==> flow/design.v <==
`timescale 1 ns/ 100 ps
module Table ( func,addr, tableData );
	parameter ADDR_WIDTH = 4;
	parameter F_WIDTH = 8;
	input func;
	input [ADDR_WIDTH - 1:0] addr;
	output [F_WIDTH - 1: 0 ] tableData;
	wire [ADDR_WIDTH :0] addr_table;
	reg [31:0]temp;
	assign addr_table = (func==1'b1) ? {1'b0,addr} : {1'b1,addr};
	always @( addr_table ) begin
		temp <= 0;
		case ( addr_table )
			0: temp <=  32'h00000000;
			1: temp <=  32'h80000000;   
			2: temp <=  32'h15555555;   
			3: temp <=  32'h08888889;   
			4: temp <=  32'h04924925 ;  
			5: temp <=  32'h02D82D83;   
			6: temp <=  32'h01F07C1F;   
			7: temp <=  32'h01681681;   
			8: temp <=  32'h01111111;   
			9: temp <=  32'h00D62B81;   
			10: temp<=  32'h00AC7692;   
			11: temp<=  32'h008DDA52;   
			12: temp<=  32'h0076B982;   
		  13: temp<=  32'h0064D31A;   
			14: temp<=  32'h0056B016;   
			15: temp<=  32'h004B5428;   
			16: temp<=  32'h00421084;   
			17: temp<=  32'h003A68F5;   
			18: temp<=  32'h00340340;   
			19: temp<=  32'h002E9C96;   
			20: temp<=  32'h002A02A0;   
			21: temp<=  32'h00260EDE;   
			22: temp<=  32'h0022A373;   
			23: temp<=  32'h001FA8EF;   
			24: temp<=  32'h001D0CB6;   
			25: temp<=  32'h001ABFD8;   
			26: temp<=  32'h0018B640;   
		  27: temp<=  32'h0016E60F;   
			28: temp<=  32'h00154726;   
			29: temp<=  32'h0013D2C7;   
			30: temp<=  32'h00128354;   
			31: temp<=  32'h00115412;   
			32: temp <=  32'hFFFFFFFF;  
			33: temp <=  32'h2AAAAAAB;   
			34: temp <=  32'h0CCCCCCD;   
			35: temp <=  32'h06186186;   
			36: temp <=  32'h038E38E4;  
			37: temp <=  32'h0253C825;   
			38: temp <=  32'h01A41A42;   
			39: temp <=  32'h01381381;   
			40: temp <=  32'h00F0F0F1;   
			41: temp <=  32'h00BFA030;   
			42: temp<=   32'h009C09C1;   
			43: temp<=   32'h0081848E;   
			44: temp<=   32'h006D3A07;   
		  45: temp<=   32'h005D5B2B;   
			46: temp<=   32'h0050B599;   
			47: temp<=   32'h00467804;   
			48: temp<=   32'h003E0F84;   
			49: temp<=   32'h00371280;   
			50: temp<=   32'h00313382;   
			51: temp<=   32'h002C38A9;   
			52: temp<=   32'h0027F602;   
			53: temp<=   32'h002449B6;   
			54: temp<=   32'h00211957;   
			55: temp<=   32'h001E500B;   
			56: temp<=   32'h001BDD2C;   
			57: temp<=   32'h0019B34D;   
			58: temp<=   32'h0017C786;   
		  59: temp<=   32'h001610E5;   
			60: temp<=   32'h00148805;   
			61: temp<=   32'h001326C0;   
			62: temp<=   32'h0011E7F0;   
			63: temp<=   32'h0010C708;   
		endcase
	end  
	assign tableData = temp[31: 31 - F_WIDTH + 1 ];
endmodule
`timescale 1 ns/ 100 ps
module fourFunc ( clk, rst, start, func, x, busy, resultIPart, resultFPart );
	parameter F_WIDTH = 8;
	parameter NUM_OF_TERMS = 8; 
	parameter CNT_WIDTH = 4;
	input	clk;
	input	rst;
	input	start;
	input [1:0] func;
	input  [F_WIDTH - 1:0] x;
	output 	busy;
	output [1:0 ] resultIPart;
	output [F_WIDTH - 1: 0 ]resultFPart;
	wire [CNT_WIDTH - 1:0] addr;
	wire  [F_WIDTH - 1: 0 ] tableData;
	fourFuncEngine #( F_WIDTH, NUM_OF_TERMS, CNT_WIDTH )
				fourFuncEngine1( clk, rst, start,func, x, busy, addr, tableData, resultIPart, resultFPart );
	Table	#( CNT_WIDTH, F_WIDTH )
			Table1( func[0],addr, tableData );
endmodule
`timescale 1 ns/ 100 ps
module fourFuncEngine	( clk, rst, start, func, x, busy, addr, tableData, resultIPart, resultFPart );
	parameter F_WIDTH = 8;
	parameter NUM_OF_TERMS = 8; 
	parameter CNT_WIDTH = 4;
	input	clk;
	input	rst;
	input	start;
	input [1:0] func;
	input  [F_WIDTH - 1:0] x;
	output 	busy;
	output [CNT_WIDTH - 1:0] addr;
	input  [F_WIDTH - 1: 0 ] tableData;
	output [1:0 ] resultIPart;
	output [F_WIDTH - 1: 0 ]resultFPart;
	reg [F_WIDTH - 1:0] registerdX;
	reg [F_WIDTH - 1:0] term;
	reg [1:0 ] resultIPart;
	reg [F_WIDTH - 1: 0 ]resultFPart; 
	wire [F_WIDTH * 2  - 1: 0 ] multResult;
	reg [F_WIDTH - 1: 0 ] multRInput;
	wire [F_WIDTH + 1: 0] addResult,subResult;
	reg [CNT_WIDTH - 1:0] counter;
	wire [31:0] zeros;
	reg addsub;
	reg loadInput;
	reg rstInput;
	reg loadTerm;
	reg initTerm;
	reg rstTerm;
	reg selTableData;
	reg rstResultRegs;
	reg initResultRegs;
	reg loadResultRegs;
	reg incCounter;
	reg rstCounter;
	reg initCounter;
	reg busy;
	reg negateAddSubReg;
	reg [2:0] pState, nState;
	always @(posedge clk ) begin
		if( rstInput )
			registerdX <= 0;
		else if( loadInput )
			registerdX <= x;
	end
	always  @( posedge clk ) begin
		if( rstTerm )
			term <= 0;
		else if( initTerm ) begin
			term <= (func[0]==1'b1)? 32'hFFFFFFFF : {zeros[31:F_WIDTH],x} ;
			end
		else if( loadTerm )
			term <= multResult [F_WIDTH * 2  - 1: F_WIDTH ];		
	end
	always @( selTableData or tableData or registerdX ) begin
		if( selTableData )
			multRInput <= tableData;
		else
			multRInput <= registerdX;
	end
	assign 	multResult = term * multRInput ;
	assign addResult = term + { resultIPart, resultFPart };
	assign subResult = { resultIPart, resultFPart } - term;
	always @(posedge clk ) begin
		if( rstResultRegs )
			{ resultIPart, resultFPart } <= 0;
		else if( initResultRegs ) begin
			resultIPart <= (func[0]==1'b1) ? 1 : 0;	
            resultFPart <= (func[0]==1'b1) ? 0 : x;				
        end
		else if( loadResultRegs )
			{ resultIPart, resultFPart } <= (addsub==1'b1) ?addResult : subResult;
	end
	always @(posedge clk ) begin
		if( rstCounter )
			counter <= 0;
		else if ( initCounter )
			counter <= 1;
		else if( incCounter )
			counter <= counter + 1;
	end
	assign addr = counter;
	assign zeros=		32'h00000000;
	always @( pState or rst or start or counter ) begin
		nState <= 0;
		loadInput <= 1'b0;
		rstInput <= 1'b0;
		loadTerm <= 1'b0;
		rstTerm <= 1'b0;
		initTerm <= 1'b0;
		selTableData <= 1'b0;
		rstResultRegs <= 1'b0;
		initResultRegs <= 1'b0;
		loadResultRegs <= 1'b0;
		initResultRegs <= 1'b0;
		incCounter <= 1'b0;
		rstCounter <= 1'b0;
		initCounter <= 1'b0;
		busy <= 1'b1;
		negateAddSubReg <= 1'b0;
		case ( pState )
			0 : begin
				rstInput <= 1'b1;
				rstTerm  <= 1'b1;
				rstResultRegs  <= 1'b1;
				rstCounter  <= 1'b1;
				busy <= 1'b0;
				if( rst )
					nState <= 0;
				else
					nState <= 1;
			end
			1: begin
				busy <= 1'b0;				
				if( start ) begin
					loadInput <= 1'b1;
					initResultRegs <= 1'b1;
					initTerm <= 1'b1;
					initCounter <= 1'b1;
					nState <= 2;
				end
				else
					nState <= 1;
			end
			2: begin
			    negateAddSubReg <= 1'b1;
				selTableData <= 1'b1;
				loadTerm <=1'b1;
				nState <= 3;
			end
			3: begin
				loadTerm <=1'b1;
				nState <= 4;
			end
			4: begin
				loadTerm <=1'b1;
				incCounter <= 1'b1;
				nState <= 5;
			end
			5: begin
				loadResultRegs <= 1'b1;
				if( counter < NUM_OF_TERMS )
					nState <= 2;
				else
					nState <= 6;
			end
			6: begin
				busy <= 1'b0;
				nState <= 1;
			end
		endcase
	end
	always @(posedge clk ) begin
		if( rst )
			pState <= 0;
		else
			pState <= nState;
	end
	always @(posedge clk ) begin
	if( pState== 1 )
		addsub <= 1'b1;
	else if(negateAddSubReg == 1'b1)
	  if(func[1]==1'b0)
		addsub <= (~addsub);
	end
endmodule
=== From RTL to reports: fourFunc ===
The steps from the RTL of fourFunc to its reports follow in flow order.
Line numbers count from 1 in the design file above.
Library cell names are shortened.
Not given: n/a

* Top module: fourFunc
* Clock: clk
* Standard-cell library: sky130hd
* Library corner: tt_025C_1v80

=== Word level ===
Source: Yosys, flattened and elaborated, memories not mapped. Widths are those after wreduce. Registers that Yosys merges into a memory's read port (data or address) are not register bits. Print and check cells do not count. Equal cells are merged and count once.
Yosys's memory passes give these memory sizes; they may raise the number of words (mostly to a power of two), join words into wider ones and drop unused or constant bits.

* Register bits after elaboration: 34
* ROM bits: 960
* Memory cells: 1
* Input port bits: 13
* Output and inout bits: 11
* Cells after elaboration: 56

* Add/sub/neg operators: 3
* Multiply operators: 1
* Magnitude comparators: 1
* Equal/unequal tests: 6
* Mux-type cells: 25
* Bitwise operators: 2
* Reductions and logical operators: 9

{| class="wikitable"
|+ Memory list
! memory !! depth !! width !! rd ports !! wr ports !! line !! source
|-
| (name not given) || 32 || 30 || 1 || 0 || 13 || <nowiki>case ( addr_table )</nowiki>
|}

{| class="wikitable"
|+ Operators by type and width
! operator !! number
|-
| multiplier 8 x 8 -> 16 bit || 1
|-
| two-way mux 8 bit || 7
|-
| parallel mux 3 bit (select 6 bit) || 1
|-
| two-way mux 1 bit || 11
|-
| subtractor 10 x 8 -> 10 bit || 1
|-
| adder 8 x 10 -> 10 bit || 1
|-
| two-way mux 10 bit || 1
|-
| == test 3 bit with constant B || 3
|-
| nonzero test 2 bit || 3
|-
| == test 3 x 2 -> 1 bit with constant B || 2
|-
| OR reduction 3 bit || 2
|-
| two-way mux 2 bit || 3
|-
| two-way mux 5 bit || 1
|-
| OR reduction 2 bit || 2
|-
| adder 4 x 1 -> 4 bit with constant B || 1
|-
| less-than comparator 4 bit with constant B || 1
|-
| == test 3 x 1 -> 1 bit with constant B || 1
|-
| logical NOT 3 bit || 1
|-
| two-way mux 3 bit || 1
|-
| NOT 1 bit || 2
|-
| AND reduction 2 bit || 1
|}

=== Depth ===
Longest topological path by Yosys (ltp), each cell counted once; first at word level (registers and memories cut), then after technology mapping (sequential cells cut; the memories' decode and read muxes count).

* Depth in word-level cells: 6
* ABC_AREA: 0
* Depth in mapped cells: 21
* Mapped depth without buffers: 20

=== Netlist ===
Source: synth_stat.txt of the flow (Yosys; design flattened, memories mapped). It holds for the ABC_AREA given above (unset counts as 0); a run with the other value may have another netlist.

* Mapped cells: 549
* Mapped area: 4,459.3 sq um
* Sequential area: 760.7 sq um
* Flip-flops: 38
* Buffers: 27

{| class="wikitable"
|+ Cells by type
! type !! number !! total area (sq um)
|-
| dfxtp_1 || 38 || 760.73
|-
| fa_1 || 36 || 720.691
|-
| ha_1 || 48 || 600.576
|-
| and2_1 || 33 || 206.448
|-
| a21oi_1 || 40 || 200.192
|-
| nor2_1 || 48 || 180.173
|-
| inv_1 || 47 || 176.419
|-
| nand2_1 || 43 || 161.405
|-
| nor2b_1 || 24 || 150.144
|-
| o21ai_0 || 20 || 100.096
|-
| xnor2_1 || 10 || 87.584
|-
| clkbuf_1 || 20 || 75.072
|-
| nand3_1 || 15 || 75.072
|-
| a31oi_1 || 10 || 62.56
|-
| xor2_1 || 7 || 61.309
|-
| nor3_1 || 12 || 60.058
|-
| a211oi_1 || 7 || 52.55
|-
| a21o_1 || 6 || 45.043
|}

Not listed: further types 39, cells in them 85.
By module: a second synthesis without flattening, with its own total; a netlist apart from the flattened one above.

* Cells (unflattened synthesis): 485
* Area total of the unflattened synthesis: 4,166.5 sq um

Each row is one instance without its submodules.

{| class="wikitable"
|+ Modules
! module !! instances !! cells !! area (sq um)
|-
| fourFuncEngine || 1 || 470 || 4,041.4
|-
| Table || 1 || 15 || 125.1
|-
| fourFunc || 1 || 0 || 0.0
|}

=== Worst setup path after synthesis ===
Source: OpenSTA report_checks on the synthesized netlist (no wires, ideal clock, input and output delay 20% of the period each), path of least setup slack; recovery checks are left aside. Register names are those of the netlist, which keeps one name where synthesis merged equal registers.

* Path type: input -> register
* Start point: in func[0]
* End point: reg fourFuncEngine1.term[6]
* Period: 6,180 ps
* External input delay: 1,236 ps
* Setup time: 127 ps
* Time at the first pin: 1,236 ps
* Arrival: 6,120 ps
* Data required time: 6,053 ps
* Path slack: -67 ps
* Delay of the path: 5,011 ps
* Stages: 19
* Buffers on the path: 2
* Period reached after synthesis: 6,247 ps

"delay of the path" = arrival - input delay + setup time.
"stages" counts driving pins, that of a launching flip-flop among them; a cell with two outputs on the path counts twice.
"period reached after synthesis" = period - worst setup slack (recovery checks aside). The figure is calculated, with input and output delays left at 20% of the set period.
Between the ends stands the longest chain of elaborated cells between them, by number of cells; it is not shown to be the way that was timed. Of several equally long chains one is given.
Each line given opens the expression or statement behind the cell; cells for indexed reads and writes are added by Yosys, which also makes memories of some case tables.
A memory read counts as a cell of the chain, while the word-level depth stops at memories.
At most two assigning lines are given for a register; there are more.

* Path through: buf_1 > clkinv_1 > nor2_1 > nand2_1 > o22ai_1 > and2_1 > fa_1 > fa_1 > fa_1 > inv_1 > fa_1 > inv_1 > ha_1 > clkbuf_1 > o21a_1 > o21ai_0 > or3_1 > o2111a_1 > or3_1
* Cells in the longest elaborated chain: 6
* Elaborated cells between the ends (all ways): 7
* Source lines of those cells: 7

{| class="wikitable"
|+ RTL lines, path after synthesis
! item !! line !! source
|-
| from (decl) || 90 || <nowiki>input [1:0] func;</nowiki>
|-
| two-way mux 5 bit || 10 || <nowiki>assign addr_table = (func==1'b1) ? {1'b0,addr} : {1'b1,addr};</nowiki>
|-
| memory read (32 x 30 bit) || 13 || <nowiki>case ( addr_table )</nowiki>
|-
| two-way mux 8 bit || 158 || <nowiki>if( selTableData )</nowiki>
|-
| multiplier 8 x 8 -> 16 bit || 163 || <nowiki>assign multResult = term * multRInput ;</nowiki>
|-
| two-way mux 8 bit || 154 || <nowiki>else if( loadTerm )</nowiki>
|-
| two-way mux 8 bit || 151 || <nowiki>else if( initTerm ) begin</nowiki>
|-
| to (assign) || 152 || <nowiki>term <= (func[0]==1'b1)? 32'hFFFFFFFF : {zeros[31:F_WIDTH],x} ;</nowiki>
|-
| to (assign) || 155 || <nowiki>term <= multResult [F_WIDTH * 2 - 1: F_WIDTH ];</nowiki>
|-
| to (decl) || 118 || <nowiki>reg [F_WIDTH - 1:0] term;</nowiki>
|}

=== Path in the finished layout ===
Path of least setup slack in the final report of flow run A (OpenROAD, finished layout, wires in). Where an end is a register, its clock arrival counts in the times.
The path's times are printed in steps of 10 ps; the period is the one set.

* Path type: input -> register
* Start point: in func[0]
* End point: reg fourFuncEngine1.term[4]
* Period: 4,770 ps
* External input delay: 950 ps
* Setup time: 120 ps
* Time at the first pin: 950 ps
* Arrival: 5,230 ps
* Data required time: 4,960 ps
* Path slack: -270 ps
* Stages: 22
* Buffers on the path: 5

Between the ends stands the longest chain of elaborated cells between them, by number of cells; it is not shown to be the way that was timed. Of several equally long chains one is given.
A memory read counts as a cell of the chain, while the word-level depth stops at memories.
At most two assigning lines are given for a register; there are more.

* Path through: buf_6 > buf_6 > clkinv_8 > nor2_4 > nand2_2 > o22ai_4 > buf_6 > nand2_4 > fa_1 > fa_1 > inv_1 > fa_1 > fa_1 > ha_4 > nand4b_1 > nor2_2 > buf_4 > buf_6 > nand3_2 > o211ai_1 > xnor2_2 > o22ai_1
* Cells in the longest elaborated chain: 6
* Elaborated cells between the ends (all ways): 7
* Source lines of those cells: 7

{| class="wikitable"
|+ RTL lines, path post-layout
! item !! line !! source
|-
| from (decl) || 90 || <nowiki>input [1:0] func;</nowiki>
|-
| two-way mux 5 bit || 10 || <nowiki>assign addr_table = (func==1'b1) ? {1'b0,addr} : {1'b1,addr};</nowiki>
|-
| memory read (32 x 30 bit) || 13 || <nowiki>case ( addr_table )</nowiki>
|-
| two-way mux 8 bit || 158 || <nowiki>if( selTableData )</nowiki>
|-
| multiplier 8 x 8 -> 16 bit || 163 || <nowiki>assign multResult = term * multRInput ;</nowiki>
|-
| two-way mux 8 bit || 154 || <nowiki>else if( loadTerm )</nowiki>
|-
| two-way mux 8 bit || 151 || <nowiki>else if( initTerm ) begin</nowiki>
|-
| to (assign) || 152 || <nowiki>term <= (func[0]==1'b1)? 32'hFFFFFFFF : {zeros[31:F_WIDTH],x} ;</nowiki>
|-
| to (assign) || 155 || <nowiki>term <= multResult [F_WIDTH * 2 - 1: F_WIDTH ];</nowiki>
|-
| to (decl) || 118 || <nowiki>reg [F_WIDTH - 1:0] term;</nowiki>
|}

==> results <==
Flow measurements of fourFunc on sky130hd: 2 stored runs with different settings, listed in no order. Input and output delays are each 20% of the period that was set; the output load is 0.01 pF.
"period achieved" is the run's clock period less its worst setup slack. It is reckoned from that one timing run; input and output delays stay at 20% of the period that was set.
"critical path time": the worst setup path's part of the clock period (all of it between registers, 20% less for each end at a port) less its slack. A launch clock that arrives late makes it longer, a capture clock that arrives late makes it shorter.
"total power of the final layout" rests on the timing tool's default activity at the inputs, not on a simulated workload.
"critical path time" is known to 10 ps.

=== Flow run A ===
{| class="wikitable"
! Setting !! Value
|-
| period_ns || 4.77
|-
| CORE_UTILIZATION || 41
|-
| SETUP_SLACK_MARGIN || 0.72
|-
| PLACE_DENSITY_LB_ADDON || 0.06
|-
| CELL_PAD_IN_SITES_DETAIL_PLACEMENT || 1
|-
| ABC_AREA || 0
|-
| SLEW_MARGIN || 30
|-
| CAP_MARGIN || 20
|-
| CORE_MARGIN || 2
|-
! Result !! Value
|-
| Area of the die || 11,726.7 sq um
|-
| Period achieved || 5,038 ps
|-
| Utilization || 0.543
|-
| Area of the standard cells in the finished layout || 5,836.9 sq um
|-
| Cell area after synthesis || 4,459.3 sq um
|-
| Worst hold slack in the final report || 459 ps
|-
| Critical path time || 4,080 ps
|-
| Worst path kind || input -> register
|-
| Total power of the final layout || 835.2 µW
|-
| Final setup TNS || -1,774 ps
|-
| Setup slack of the worst path || -268 ps
|}

=== Flow run B ===
{| class="wikitable"
! Setting !! Value
|-
| period_ns || 4.89
|-
| CAP_MARGIN || 20
|-
| CORE_MARGIN || 2
|-
| CORE_UTILIZATION || 40
|-
| SLEW_MARGIN || 20
|-
! Result !! Value
|-
| Area of the die || 12,008.9 sq um
|-
| Period achieved || 5,004 ps
|-
| Utilization || 0.512
|-
| Area of the standard cells in the finished layout || 5,545.3 sq um
|-
| Cell area after synthesis || 4,459.3 sq um
|-
| Worst hold slack in the final report || 454 ps
|-
| Critical path time || 4,030 ps
|-
| Worst path kind || input -> register
|-
| Total power of the final layout || 820 µW
|-
| Final setup TNS || -322 ps
|-
| Setup slack of the worst path || -114 ps
|}
